==> flow/design.v <==
`timescale 1ns / 1ps
module Int2Ieee754
#
(
	parameter	inputDataLength	=	16
)
(
    input 	CLK,
    input 	RST,
    input	[inputDataLength-1:0] 		IntInput,
    input	inputCS,
	 output	reg 	[31:0] 		Data754,
    output 	reg					outputCS
    );
reg	per_inputCS;
reg	[inputDataLength-1:0]	IntInput_reg;
reg	ChangeStart;
reg	per_outputCS;
always @(posedge CLK or negedge RST ) begin
	if (!RST ) begin
		per_inputCS	<=	0;
		ChangeStart	<=	0;
		per_outputCS<=	0;
	end
	else begin
		per_inputCS	<=	inputCS;
		per_outputCS	<=	outputCS;
		if((per_inputCS==0)&&(inputCS==1)&&(ChangeStart==0))begin
			ChangeStart		<=	1;
			IntInput_reg	<=	IntInput;
		end
        if((per_outputCS==0)&&(outputCS==1))begin
			ChangeStart		<=	0;
		end
	end
end
reg	[3:0]	State;
reg	[7:0]	FirstOne;
reg	[6:0]	Offset;
reg	[7:0]	FindFirstOne;
reg	[7:0]	i;
reg	FirstOneFlag;
reg	ParityJudgment;
reg	Parity;
reg	sign;
reg	[6:0]		Exponent;
reg	[23:0]	Mantissa;
reg [7:0]	PlacementPosition;
parameter	ChangeWaiting	=	4'd0;
parameter	FindFirstOneInData	=	4'd1;
parameter	CalculatedPosition	=	4'd3;
parameter	CalculatedWaiting	=	4'd2;
parameter	OutputResult	=	4'd4;
always @(posedge CLK or negedge RST ) begin
	if (!RST ) begin
		State		<=	0;
		FirstOne	<=	0;
		Offset	<=	0;
		FindFirstOne	<=	inputDataLength;
		i	<=	inputDataLength;
		FirstOneFlag	<=	1;
		ParityJudgment	<=	0;
		Parity			<=	0;
		PlacementPosition<=8'd23;
		Data754	<=	32'b0_0111111_100000000000000000000000;
		sign		<=	0;
		Exponent	<=	7'b0111111;
		Mantissa	<=	24'd0;
		outputCS	<=	0;
	end
	else begin
		case(State)
			ChangeWaiting:begin
				outputCS	<=	0;
				FirstOne	<=	0;
				Offset	<=	0;
				FirstOneFlag	<=	1;
				FindFirstOne	<=	inputDataLength;
				ParityJudgment	<=	0;
				Parity			<=	0;
				sign		<=	0;
				Exponent	<=	7'b0111111;
				Mantissa	<=	24'd0;
				PlacementPosition<=23;
				if(ChangeStart==1)begin
					State	<=	FindFirstOneInData;
					FindFirstOne<=inputDataLength;
					Data754	<=	32'b0_0111111_100000000000000000000000;
				end
			end
			FindFirstOneInData:begin
				if(FindFirstOne>=1)begin
					Parity	<=	Parity+1;
					if(FirstOneFlag==1)begin
						if(IntInput_reg[FindFirstOne-1]==1)begin
							FirstOneFlag	<=	0;
							FirstOne	<=	FindFirstOne;
							Offset	<=	FindFirstOne>>1;
							State	<=	CalculatedWaiting;
						end
					end
					FindFirstOne<=FindFirstOne-1;
				end
			end
			CalculatedWaiting: begin
                ParityJudgment	<=	Parity;
                if(Parity==1)begin
					i<=FirstOne-1;
					PlacementPosition<=22;
				end
				else begin
					i<=FirstOne;
					PlacementPosition<=23;
				end
                State	<=	CalculatedPosition;
            end
			CalculatedPosition:begin
                outputCS    <=  1;
				if(IntInput_reg==1)begin
					sign		<=	0;
					Exponent	<=	7'b0111111;
					Mantissa	<=	24'b100000000000000000000000;
					Data754	<=	32'b0_0111111_100000000000000000000000;
					State	<=	OutputResult;
				end
				else if(IntInput_reg==0)begin
					sign		<=	0;
					Exponent	<=	7'b0000000;
					Mantissa	<=	24'b000000000000000000000000;
					Data754	<=	32'b0_0000000_000000000000000000000000;
					State	<=	OutputResult;
				end
				else if(Parity==1)begin
					sign		<=	0;
					Exponent	<=	7'b0111111+Offset;
					Mantissa[23]	<=	0;
					if(i>=1)begin
						Mantissa[PlacementPosition]	<=	IntInput_reg[i-1];
						i	<=	i-1;
						PlacementPosition<=PlacementPosition-1;
					end
					else begin
						State	<=	OutputResult;
					end
				end
				else if(Parity==0) begin
					sign		<=	0;
					Exponent	<=	7'b0111111+Offset;
					if(i>=1)begin
						Mantissa[PlacementPosition]	<=	IntInput_reg[i-1];
						i	<=	i-1;
						PlacementPosition<=PlacementPosition-1;
					end
					else begin
						State	<=	OutputResult;
					end
				end
                else begin
                    State	<=	0;
                end
			end
			OutputResult:begin
				outputCS	<=	1;
				Data754	<=	{sign,Exponent,Mantissa};
				State	<=	ChangeWaiting;
			end
			default:begin
				State	<=	ChangeWaiting;
			end
		endcase
	end
end 
endmodule
From RTL to reports: Int2Ieee754
What the tools print for Int2Ieee754, step after step.
Line numbers count from 1 in the design file above.
Operators carry their Yosys type and port widths (W data, S select, Z words).
{ "setup": {"design": "Int2Ieee754", "clk_port": "CLK", "lib": "sky130hd", "corner": "tt_025C_1v80"} }

Elaborated design
Source: Yosys, flattened and elaborated, memories not mapped. Widths are those after wreduce. Registers that Yosys merges into a memory's read port (data or address) are not register bits. Print and check cells do not count. Equal cells are merged and count once.
{ "bits": {"regBits": 128, "in_bits": 19, "wordCells": 125} }
{ "classes": {"n_addsub": 7, "n_cmp": 2, "eq_ne": 15, "shift": 4, "n_mux": 50, "n_logic": 8, "n_reduce_logical": 22} }
{ "op_table": {"columns": ["op", "n"], "rows": [
  ["$mux W24", 5],
  ["$pmux W32 S3", 1],
  ["$mux W32", 3],
  ["$mux W8", 11],
  ["$shiftx A16 B32 Y1", 2],
  ["$or A24 B24 Y24", 2],
  ["$pmux W24 S2", 1],
  ["$pmux W8 S2", 3],
  ["$mux W7", 5],
  ["$pmux W7 S2", 2],
  ["$mux W4", 7],
  ["$shift A1 B9 Y24", 1],
  ["$shift A1 B9 Y24 const A", 1],
  ["$and A23 B24 Y24", 1],
  ["$and A24 B24 Y24", 1],
  ["$not A24 Y24", 1],
  ["$pmux W8 S3", 1],
  ["$sub A8 B1 Y9 const B", 2],
  ["$eq A16 B1 Y1 const B", 1],
  ["$logic_not A16 Y1", 1],
  ["$sub A8 B1 Y8 const B", 2],
  ["$ge A8 B1 Y1 const B", 2],
  ["$pmux W4 S4", 1],
  ["$ne A2 B2 Y1 const B", 6],
  ["$reduce_and A4 Y1", 3],
  ["$reduce_bool A2 Y1", 5],
  ["$neg A8 Y9", 1],
  ["$reduce_and A2 Y1", 4]
]} }
Other operator kinds: 17; their cells: 32.

Logic depth
Yosys ltp: most cells in a row. Word level: on the elaborated netlist, between registers, memories and ports. Mapped: between sequential cells and ports; inverters and the memories' decode and read muxes count.
{ "depth": {"depth_word": 10, "ABC_AREA": 0, "mapped_depth": 11} }

Mapped cells and area
Source: synth_stat.txt of the flow (Yosys; design flattened, memories mapped). It holds for the ABC_AREA given above (unset counts as 0); a run with the other value may have another netlist.
The area totals of this step are shown rounded.
{ "by_type": {"columns": ["cell", "n", "type_area_um2"], "rows": [
  ["sky130_fd_sc_hd__dfrtp_1", 84, 2.1E+03],
  ["sky130_fd_sc_hd__dfstp_2", 21, 551.779],
  ["sky130_fd_sc_hd__edfxtp_1", 16, 480.461],
  ["sky130_fd_sc_hd__a22o_1", 27, 236.477],
  ["sky130_fd_sc_hd__nand2_1", 57, 213.955],
  ["sky130_fd_sc_hd__a21oi_1", 35, 175.168],
  ["sky130_fd_sc_hd__nor2_1", 38, 142.637],
  ["sky130_fd_sc_hd__mux4_2", 6, 135.13],
  ["sky130_fd_sc_hd__o21ai_0", 27, 135.13],
  ["sky130_fd_sc_hd__o211ai_1", 15, 112.608],
  ["sky130_fd_sc_hd__mux2i_1", 11, 110.106],
  ["sky130_fd_sc_hd__or4_1", 14, 105.101],
  ["sky130_fd_sc_hd__xnor2_1", 12, 105.101],
  ["sky130_fd_sc_hd__ha_1", 8, 100.096],
  ["sky130_fd_sc_hd__clkbuf_1", 25, 93.84],
  ["sky130_fd_sc_hd__inv_1", 24, 90.086],
  ["sky130_fd_sc_hd__o21ai_1", 16, 80.077],
  ["sky130_fd_sc_hd__a21o_1", 10, 75.072]
]} }
Other cell types: 62; their cells: 169.
{ "mapped": {"mapped_cells": 615, "synth_area_um2": 6400, "seqArea_um2": 3100, "flip_flops": 121, "buffers": 43} }

Path before layout
Path of least setup slack by OpenSTA after synthesis, without wires, with an ideal clock, recovery checks aside; 20% of the period is set as input and as output delay. Where synthesis merged equal registers, the netlist keeps one of their names.
{ "synth_path": {"kind": "register to register", "startpoint": "register FindFirstOne[0]", "endpoint": "register FirstOne[2]", "tclk_ns": 3.68, "arrival_time_ns": 2.768, "path_slack_ns": 0.787, "delay_ns": 2.893, "driving_pins": 12, "synth_period_reached_ns": 2.893} }
"delay_ns" = arrival - input delay + setup time.
"driving_pins" counts driving pins, that of a launching flip-flop among them; a cell with two outputs on the path counts twice.
"synth_period_reached_ns" is the clock period less the worst setup slack; recovery checks do not enter. This is arithmetic on one report: input and output delays are still those of the set period (20% each).
Between the ends stands the longest chain of elaborated cells between them, by number of cells; it is not shown to be the way that was timed. Of several equally long chains one is given.
A line is the first line of the expression or statement that the cell stems from. Yosys adds cells for indexed reads and writes and turns some case tables into memories.
At most two assigning lines are given for a register; there are more.
{ "synth_via": {"cell_sequence": "sky130_fd_sc_hd__dfrtp_1 > sky130_fd_sc_hd__buf_6 > sky130_fd_sc_hd__inv_1 > sky130_fd_sc_hd__ha_1 > sky130_fd_sc_hd__clkbuf_1 > sky130_fd_sc_hd__mux2_2 > sky130_fd_sc_hd__o22ai_1 > sky130_fd_sc_hd__nor3_1 > sky130_fd_sc_hd__or4_4 > sky130_fd_sc_hd__nand4_2 > sky130_fd_sc_hd__buf_6 > sky130_fd_sc_hd__mux2_4", "elab_chain_cells": 6} }
{ "synth_rtl": {"columns": ["element", "line", "text"], "rows": [
  ["from (decl)", 40, "reg [7:0] FindFirstOne;"],
  ["from (assign)", 59, "FindFirstOne <= inputDataLength;"],
  ["from (assign)", 78, "FindFirstOne <= inputDataLength;"],
  ["$sub A8 B1 Y9", 95, "if(IntInput_reg[FindFirstOne-1]==1)begin"],
  ["$shiftx A16 B32 Y1", 95, null],
  ["$mux W8", 95, null],
  ["$mux W8", 94, "if(FirstOneFlag==1)begin"],
  ["$mux W8", 92, "if(FindFirstOne>=1)begin"],
  ["$pmux W8 S2", 72, "case(State)"],
  ["to (assign)", 75, "FirstOne <= 0;"],
  ["to (assign)", 97, "FirstOne <= FindFirstOne;"],
  ["to (decl)", 38, "reg [7:0] FirstOne;"]
]} }

module Int2Ieee754, platform sky130hd, 2 stored runs of the flow under differing settings, order arbitrary. Input and output delays are each 20% of the period that was set; the output load is 0.01 pF.
[
  {
    "run": "run A",
    "settings": { "period_ns": 1.83, "CORE_UTILIZATION": 65, "CORE_ASPECT_RATIO": 1.08, "SLEW_MARGIN": 25, "CAP_MARGIN": 20, "CORE_MARGIN": 2 },
    "outcome": "stopped before the end: clock tree synthesis reported DPL-0038"
  },
  {
    "run": "run B",
    "settings": { "period_ns": 4.73, "CORE_UTILIZATION": 51, "PLACE_DENSITY": 0.84, "CORE_ASPECT_RATIO": 1.19, "CELL_PAD_IN_SITES_GLOBAL_PLACEMENT": 2, "CELL_PAD_IN_SITES_DETAIL_PLACEMENT": 2, "TNS_END_PERCENT": 45, "GPL_ROUTABILITY_DRIVEN": 0, "SLEW_MARGIN": 15, "CAP_MARGIN": 20, "CORE_MARGIN": 2 },
    "outcome": "stopped before the end: clock tree synthesis reported DPL-0033"
  }
]
